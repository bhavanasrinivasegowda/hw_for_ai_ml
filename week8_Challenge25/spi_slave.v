==> flow/design.v <==
module spi_slave (
    input wire clk,           
    input wire rst,
    input wire sck,           
    input wire mosi,          
    input wire cs,            
    output wire miso,         
    output reg [7:0] data_out
);
    reg [7:0] shift_reg;
    reg [2:0] bit_cnt;
    reg miso_reg;
    assign miso = miso_reg;
    always @(posedge sck or posedge rst) begin
        if (rst) begin
            shift_reg <= 0;
            bit_cnt <= 0;
            miso_reg <= 0;
        end else if (~cs) begin
            shift_reg <= {shift_reg[6:0], mosi};
            bit_cnt <= bit_cnt + 1;
            if (bit_cnt == 3'd7) begin
                data_out <= {shift_reg[6:0], mosi};
            end
        end
    end
endmodule
Tool chain data of spi_slave
Tool output for the design above, in the order of the flow. Lines are those of the file above, counted from 1. Operators carry their Yosys type and port widths (W data, S select, Z words). Cell names lack the library's common part. The mark - stands for no value.

Top: spi_slave. Clock port: sck. Library: sky130hd. Corner: tt_025C_1v80.

After elaboration
Counts by Yosys on the flattened word-level netlist (proc, flatten, opt, wreduce; memories kept). Register bits leave out memories and registers merged into their read ports (data or address); mux counts leave out enables and synchronous resets folded into registers. Print and check cells are left out. Cells with the same type and inputs are merged into one.

For add/sub/neg operators the number is 1. The entry for equality and inequality tests reads 1. Bitwise gates (word level): 2. The figure for reduce/logical cells is 1.

Operators by type and width (count): $add A3 B1 Y3 const B (1); $eq A3 B3 Y1 const B (1); $reduce_and A3 Y1 (1); $not A1 Y1 (2).

The entry for register bits after elaboration reads 18. For input port bits the number is 5. Under output and inout bits stands 9. Under elaborated cells stands 8.

Depth
Depth = most cells in a row (Yosys ltp): at word level without a register or memory, in the mapped netlist without a sequential cell, where the memories' decode and read muxes count.

Under depth after elaboration stands 2. The entry for ABC_AREA reads 1. The figure for gate-level depth with buffers is 4. The entry for gate-level depth less buffers reads 4.

After synthesis
The flow's flattened synthesis, as Yosys stat reports it; memories are mapped. The netlist is that of the ABC_AREA named above (0 if unset); the other value can give another one.

Cell count: 58. The entry for synthesis area reads 669.4 um^2. Under area of sequential cells stands 490.5 um^2. The figure for mapped flip-flops is 18.

Cells by type (count): dfrtp_1 (10); edfxtp_1 (8); nand2_1 (31); ha_1 (2); buf_6 (1); buf_4 (1); inv_1 (2); conb_1 (1); inv_2 (1); nor2_1 (1).

Worst setup path after synthesis
Source: OpenSTA report_checks on the synthesized netlist (no wires, ideal clock, input and output delay 20% of the period each), path of least setup slack; recovery checks are left aside. Register names are those of the netlist, which keeps one name where synthesis merged equal registers.

Path type: register -> register. Start point: register bit_cnt[0]. End point: register data_out[0]. Period: 1.6 ns. Under setup time stands 0.370 ns. Under time at the first pin stands 0.000 ns. For data arrival time the number is 1.043 ns. The entry for data required time reads 1.230 ns. For slack the number is 0.187 ns. Under delay of the path stands 1.413 ns. The figure for stages on the path is 5. The figure for buffers on the path is 0. Synthesis period reached: 1.413 ns.

"delay of the path" is the arrival time less input delay plus setup time. "stages on the path" counts driving pins, that of a launching flip-flop among them; a cell with two outputs on the path counts twice. "synthesis period reached" = period - worst setup slack (recovery checks aside). The figure is calculated, with input and output delays left at 20% of the set period. Between the ends stands the longest chain of elaborated cells between them, by number of cells; it is not shown to be the way that was timed. Of several equally long chains one is given. A line is the first line of the expression or statement that the cell stems from. Yosys adds cells for indexed reads and writes and turns some case tables into memories.

Path through: dfrtp_1 -> ha_1 -> ha_1 -> nand2_1 -> nor2_1. The entry for length of the longest elaborated chain reads 2.

Ends and longest elaborated chain, post-synthesis: from (decl) (RTL line 11) `reg [2:0] bit_cnt;`; from (assign) (RTL line 17) `bit_cnt <= 0;`; from (assign) (RTL line 21) `bit_cnt <= bit_cnt + 1;`; $eq A3 B3 Y1 (RTL line 22) `if (bit_cnt == 3'd7) begin`; $reduce_and A3 Y1; to (assign) (RTL line 23) `data_out <= {shift_reg[6:0], mosi};`; to (decl) (RTL line 8) `output reg [7:0] data_out`.

Path in the finished layout
Path of least setup slack in the final report of run 1 (OpenROAD, finished layout, wires in). Where an end is a register, its clock arrival counts in the times.

Path type: register -> register. Start point: register bit_cnt[0]. End point: register data_out[6]. Period: 1.1 ns. Under setup time stands 0.30 ns. Under time at the first pin stands 0.29 ns. For data arrival time the number is 1.25 ns. The entry for data required time reads 1.08 ns. For slack the number is -0.16 ns. The figure for stages on the path is 5. The figure for buffers on the path is 0.

Between the ends stands the longest chain of elaborated cells between them, by number of cells; it is not shown to be the way that was timed. Of several equally long chains one is given.

Path through: dfrtp_1 -> ha_2 -> ha_4 -> nand2_4 -> nor2_4. The entry for length of the longest elaborated chain reads 2.

Ends and longest elaborated chain, post-layout: from (decl) (RTL line 11) `reg [2:0] bit_cnt;`; from (assign) (RTL line 17) `bit_cnt <= 0;`; from (assign) (RTL line 21) `bit_cnt <= bit_cnt + 1;`; $eq A3 B3 Y1 (RTL line 22) `if (bit_cnt == 3'd7) begin`; $reduce_and A3 Y1; to (assign) (RTL line 23) `data_out <= {shift_reg[6:0], mosi};`; to (decl) (RTL line 8) `output reg [7:0] data_out`.

Record of 2 stored runs of the RTL-to-layout flow on spi_slave, platform sky130hd. The runs are unordered. Constraints: input delay and output delay 20% of the set period each, output load 0.01 pF. "period achieved": clock period set for the run, less the worst setup slack. It is reckoned from that one timing run; input and output delays stay at 20% of the period that was set. "critical setup path time" means the part of the period allowed to the worst setup path (the constraints hold back 20% at inputs and 20% at outputs) less its slack; where the path has registers, the arrival times of their clocks count too.

Run 1 has these settings: period_ns 1.1; CORE_UTILIZATION 36; SETUP_SLACK_MARGIN 0.1; PLACE_DENSITY 0.55; CELL_PAD_IN_SITES_GLOBAL_PLACEMENT 2; CELL_PAD_IN_SITES_DETAIL_PLACEMENT 2; TNS_END_PERCENT 90; ABC_AREA 1; GPL_ROUTABILITY_DRIVEN 1; CAP_MARGIN 10; SLEW_MARGIN 15; CORE_MARGIN 2. The measured standard-cell area of the final layout is 847.1 um^2. For the critical setup path time the run shows 1.26 ns. Worst setup path kind: register -> register. The lowest setup slack comes to -0.164 ns. The synthesis area is 669.4 um^2. For the area of the die the run shows 2220.3 um^2. The period achieved is 1.264 ns.

Run 2 has these settings: period_ns 1.35; CORE_UTILIZATION 26; SETUP_SLACK_MARGIN -0.09; PLACE_DENSITY_LB_ADDON 0.12; HOLD_SLACK_MARGIN 0.25; TNS_END_PERCENT 60; ABC_AREA 1; GPL_TIMING_DRIVEN 1; MIN_ROUTING_LAYER met2; CAP_MARGIN 20; CORE_MARGIN 2; SLEW_MARGIN 20. The measured standard-cell area of the final layout is 873.3 um^2. For the critical setup path time the run shows 1.30 ns. Worst setup path kind: register -> register. The lowest setup slack comes to 0.052 ns. The synthesis area is 669.4 um^2. For the area of the die the run shows 2996.5 um^2. The period achieved is 1.298 ns.
