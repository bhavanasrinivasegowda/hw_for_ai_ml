==> flow/design.v <==
module mutation_sv #(
    parameter GENE_LEN = 12,
    parameter CHAR_WIDTH = 8
)(
    input  logic clk,
    input  logic rst,
    input  logic start,
    input  logic [GENE_LEN*CHAR_WIDTH-1:0] child_in,     
    input  logic [GENE_LEN*8-1:0] rand_mask,             
    input  logic [GENE_LEN*8-1:0] rand_ascii,            
    input  logic [7:0] mutation_thresh,                 
    output logic [GENE_LEN*CHAR_WIDTH-1:0] mutant_out,
    output logic done
);
    typedef enum logic [1:0] {
        IDLE, PROCESS, FINISH
    } state_t;
    state_t state;
    logic [3:0] idx;
    logic [CHAR_WIDTH-1:0] child [GENE_LEN-1:0];
    logic [CHAR_WIDTH-1:0] mutant [GENE_LEN-1:0];
    logic [7:0] rand_thresh [GENE_LEN-1:0];
    logic [7:0] rand_val [GENE_LEN-1:0];
    always_comb begin
        for (int i = 0; i < GENE_LEN; i++) begin
            child[i] = child_in[i*CHAR_WIDTH +: CHAR_WIDTH];
            rand_thresh[i] = rand_mask[i*8 +: 8];
            rand_val[i] = rand_ascii[i*8 +: 8];
        end
    end
    always_ff @(posedge clk or posedge rst) begin
        if (rst) begin
            idx <= 0;
            state <= IDLE;
            done <= 0;
        end else begin
            case (state)
                IDLE: begin
                    done <= 0;
                    if (start) begin
                        idx <= 0;
                        state <= PROCESS;
                    end
                end
                PROCESS: begin
                    if (rand_thresh[idx] <= mutation_thresh)
                        mutant[idx] <= rand_val[idx];
                    else
                        mutant[idx] <= child[idx];
                    if (idx == GENE_LEN - 1)
                        state <= FINISH;
                    else
                        idx <= idx + 1;
                end
                FINISH: begin
                    done <= 1;
                    state <= IDLE;
                end
		default: begin
			state <= IDLE;
		end
            endcase
        end
    end
    always_comb begin
        for (int i = 0; i < GENE_LEN; i++) begin
            mutant_out[i*CHAR_WIDTH +: CHAR_WIDTH] = mutant[i];
        end
    end
endmodule
## Step by step through the tools: mutation_sv

Tool output for the design above, in the order of the flow.
Lines are those of the file above, counted from 1.
Operators: Yosys type, input widths -> output width; for muxes data width and select width s.
Library cell names are shortened.
A cell with n/a has no value.

| design | value |
|---|---|
| top module | mutation_sv |
| clock input | clk |
| cell library | sky130hd |
| library corner | tt_025C_1v80 |

## Word-level counts

Counts by Yosys on the flattened word-level netlist (proc, flatten, opt, wreduce). Print and check cells are left out. Cells with the same type and inputs are merged into one.

| bit counts | value |
|---|---|
| bits in registers | 103 |
| bits of input ports | 299 |
| cells after elaboration | 99 |

| cells by class | value |
|---|---|
| $add $sub $neg | 1 |
| $lt $le $gt $ge | 1 |
| eq/ne operators | 16 |
| muxes and demuxes | 47 |
| bitwise operators | 1 |
| reductions and logical operators | 18 |

Operators with widths:

| cell | count |
|---|---|
| $mux 8 | 37 |
| $pmux 8 s11 | 2 |
| $pmux 8 s12 | 1 |
| $reduce_and 3->1 | 13 |
| $eq 4x3->1 const B | 4 |
| $eq 4x4->1 const B | 4 |
| $eq 4x2->1 const B | 2 |
| $le 8x8->1 | 1 |
| $pmux 4 s2 | 1 |
| $mux 4 | 2 |
| $ne 2x2->1 const B | 3 |
| $reduce_bool 2->1 | 2 |
| $add 4x1->4 const B | 1 |
| $eq 4x1->1 const B | 1 |
| $logic_not 4->1 | 1 |
| $pmux 2 s2 | 1 |
| $mux 2 | 2 |
| $eq 2x1->1 const B | 1 |
| $eq 2x2->1 const B | 1 |
| $logic_not 2->1 | 1 |
| $reduce_and 2->1 | 1 |
| $pmux 1 s2 | 1 |
| $not 1->1 | 1 |

## Longest topological paths

Depth = most cells in a row (Yosys ltp): at word level without a register or memory, in the mapped netlist without a sequential cell, where the memories' decode and read muxes count.

| depth | value |
|---|---|
| depth after elaboration | 5 |
| ABC_AREA | 0 |
| gate-level depth with buffers | 17 |

## Mapped cells and area

The flow's flattened synthesis, as Yosys stat reports it; memories are mapped. The netlist is that of the ABC_AREA named above (0 if unset); the other value can give another one.
The area totals of this step are shown rounded.

Cell types:

| type | count | area in all (um^2) |
|---|---|---|
| edfxtp_1 | 96 | 2.88E+03 |
| a22oi_1 | 60 | 450.432 |
| a222oi_1 | 33 | 330.317 |
| a22o_1 | 22 | 192.685 |
| ha_1 | 15 | 187.68 |
| dfrtp_1 | 7 | 175.168 |
| buf_2 | 22 | 110.106 |
| and3_1 | 17 | 106.352 |
| a221oi_1 | 11 | 96.342 |
| mux2i_1 | 9 | 90.086 |
| a21oi_1 | 15 | 75.072 |
| a221oi_2 | 5 | 75.072 |
| nand3_1 | 13 | 65.062 |
| o21ai_0 | 12 | 60.058 |
| and2_1 | 9 | 56.304 |
| inv_1 | 15 | 56.304 |
| nor3_1 | 10 | 50.048 |
| clkbuf_1 | 13 | 48.797 |

Not listed: further types 23, cells in them 68.

| synthesis totals | value |
|---|---|
| mapped cells | 452 |
| cell area after synthesis | 5,500 um^2 |
| area of sequential cells | 3,100 um^2 |
| flip-flop cells | 104 |
| buffers | 41 |

## Path before layout

Path of least setup slack by OpenSTA after synthesis, without wires, with an ideal clock, recovery checks aside; 20% of the period is set as input and as output delay. Where synthesis merged equal registers, the netlist keeps one of their names.

| timing after synthesis | value |
|---|---|
| path type | register to register |
| from | register idx[0] |
| to | register mutant[0][0] |
| clock period | 4.87 ns |
| library setup time | 0.315 ns |
| launch time at the first pin | 0.000 ns |
| arrival | 3.465 ns |
| slack | 1.090 ns |
| path delay | 3.780 ns |
| driving pins on the path | 17 |
| buffers on the path | 3 |
| synthesis period reached | 3.78 ns |

"path delay" = arrival - input delay + setup time.
"driving pins on the path": output pins that drive a net of the path, with the launching flip-flop's if there is one; two outputs of one cell count as two.
"synthesis period reached" is the clock period less the worst setup slack; recovery checks do not enter. This is arithmetic on one report: input and output delays are still those of the set period (20% each).
Between the ends stands the longest chain of elaborated cells between them, by number of cells; it is not shown to be the way that was timed. Of several equally long chains one is given.
Each line given opens the expression or statement behind the cell; cells for indexed reads and writes are added by Yosys, which also makes memories of some case tables.
A register here has more assigning lines than the two given.
Ways into the end's enable are left out, as the timed path ends at the data pin.

| on the way, after synthesis | value |
|---|---|
| cell sequence | dfrtp_1 > inv_1 > ha_1 > buf_2 > and2_4 > buf_2 > a22o_1 > a221oi_1 > and3_1 > a31oi_1 > ha_1 > nor2b_1 > o211ai_1 > a211o_1 > nand2_4 > buf_4 > a221oi_1 |
| length of the longest elaborated chain | 5 |
| elaborated cells between the ends (all ways) | 20 |

RTL lines, path after synthesis:

| item | line | text |
|---|---|---|
| from (decl) | 19 | `logic [3:0] idx;` |
| from (assign) | 33 | `idx <= 0;` |
| from (assign) | 53 | `idx <= idx + 1;` |
| $eq 4x4->1 | 46 | `if (rand_thresh[idx] <= mutation_thresh)` |
| $pmux 8 s12 | 46 |  |
| $mux 8 | 37 | `case (state)` |
| $le 8x8->1 | 46 |  |
| $mux 8 | 46 |  |
| to (assign) | 47 | `mutant[idx] <= rand_val[idx];` |
| to (assign) | 49 | `mutant[idx] <= child[idx];` |
| to (decl) | 21 | `logic [CHAR_WIDTH-1:0] mutant [GENE_LEN-1:0];` |

## Path in the finished layout

Path of least setup slack in the final report of stored run 1 (OpenROAD, finished layout, wires in). Where an end is a register, its clock arrival counts in the times.

| timing post-layout | value |
|---|---|
| path type | register to register |
| from | register idx[1] |
| to | register mutant[5][7] |
| clock period | 3.76 ns |
| library setup time | 0.24 ns |
| launch time at the first pin | 0.34 ns |
| arrival | 3.95 ns |
| slack | -0.10 ns |
| driving pins on the path | 18 |
| buffers on the path | 5 |

Between the ends stands the longest chain of elaborated cells between them, by number of cells; it is not shown to be the way that was timed. Of several equally long chains one is given.
A register here has more assigning lines than the two given.
Ways into the end's enable are left out, as the timed path ends at the data pin.

| on the way, post-layout | value |
|---|---|
| cell sequence | dfrtp_2 > inv_2 > ha_4 > and2_1 > buf_4 > a221oi_2 > and3_1 > a31oi_2 > ha_1 > nand4_1 > buf_4 > a211o_1 > nand2_4 > buf_12 > buf_12 > mux2i_4 > a221oi_4 > buf_6 |
| length of the longest elaborated chain | 5 |
| elaborated cells between the ends (all ways) | 20 |

RTL lines, path post-layout:

| item | line | text |
|---|---|---|
| from (decl) | 19 | `logic [3:0] idx;` |
| from (assign) | 33 | `idx <= 0;` |
| from (assign) | 53 | `idx <= idx + 1;` |
| $eq 4x4->1 | 46 | `if (rand_thresh[idx] <= mutation_thresh)` |
| $pmux 8 s12 | 46 |  |
| $mux 8 | 37 | `case (state)` |
| $le 8x8->1 | 46 |  |
| $mux 8 | 46 |  |
| to (assign) | 47 | `mutant[idx] <= rand_val[idx];` |
| to (assign) | 49 | `mutant[idx] <= child[idx];` |
| to (decl) | 21 | `logic [CHAR_WIDTH-1:0] mutant [GENE_LEN-1:0];` |

Subject: flow runs of mutation_sv

Hi,

Record of 2 stored runs of the RTL-to-layout flow on mutation_sv, platform sky130hd. The runs are unordered. Constraints: input delay and output delay 20% of the set period each, output load 0.01 pF.
By "clock period reached" is meant the clock period of the run minus its worst setup slack. This is arithmetic on one report: input and output delays are still those of the set period (20% each).
"time on the worst setup path" means the part of the period allowed to the worst setup path (the constraints hold back 20% at inputs and 20% at outputs) less its slack; where the path has registers, the arrival times of their clocks count too.
"power consumption" is the tool's figure for a default switching activity; nothing was simulated.
The results are shown rounded.

#### Stored run 1

| setting | value |
|---|---|
| period_ns | `3.76` |
| CORE_UTILIZATION | `28` |
| CORE_ASPECT_RATIO | `0.54` |
| CELL_PAD_IN_SITES_GLOBAL_PLACEMENT | `2` |
| GPL_TIMING_DRIVEN | `1` |
| CAP_MARGIN | `5` |
| MAX_ROUTING_LAYER | `met4` |
| CORE_MARGIN | `2` |
| SLEW_MARGIN | `20` |

| result | value |
|---|---|
| area of the synthesized netlist | 5,500 um^2 |
| area inside the die boundary | 21,000 um^2 |
| standard-cell area of the final layout | 11,000 um^2 |
| final utilization | 60 % |
| worst setup slack after layout | -0.096 ns |
| total negative slack on setup checks | -6.7 ns |
| final worst hold slack | 0.46 ns |
| power consumption | 0.0028 W |
| clock period reached | 3.856 ns |
| time on the worst setup path | 3.86 ns |
| class of the worst setup path | register to register |

#### Stored run 2

| setting | value |
|---|---|
| period_ns | `3.58` |
| CORE_UTILIZATION | `38` |
| PLACE_DENSITY | `0.8` |
| CORE_ASPECT_RATIO | `0.91` |
| CORE_MARGIN | `4` |
| CELL_PAD_IN_SITES_GLOBAL_PLACEMENT | `3` |
| ABC_AREA | `1` |
| GPL_ROUTABILITY_DRIVEN | `0` |
| CTS_CLUSTER_DIAMETER | `183` |
| CAP_MARGIN | `20` |
| MAX_ROUTING_LAYER | `met5` |
| SLEW_MARGIN | `20` |

Stopped before the end: placement reported GPL-0301.

Regards
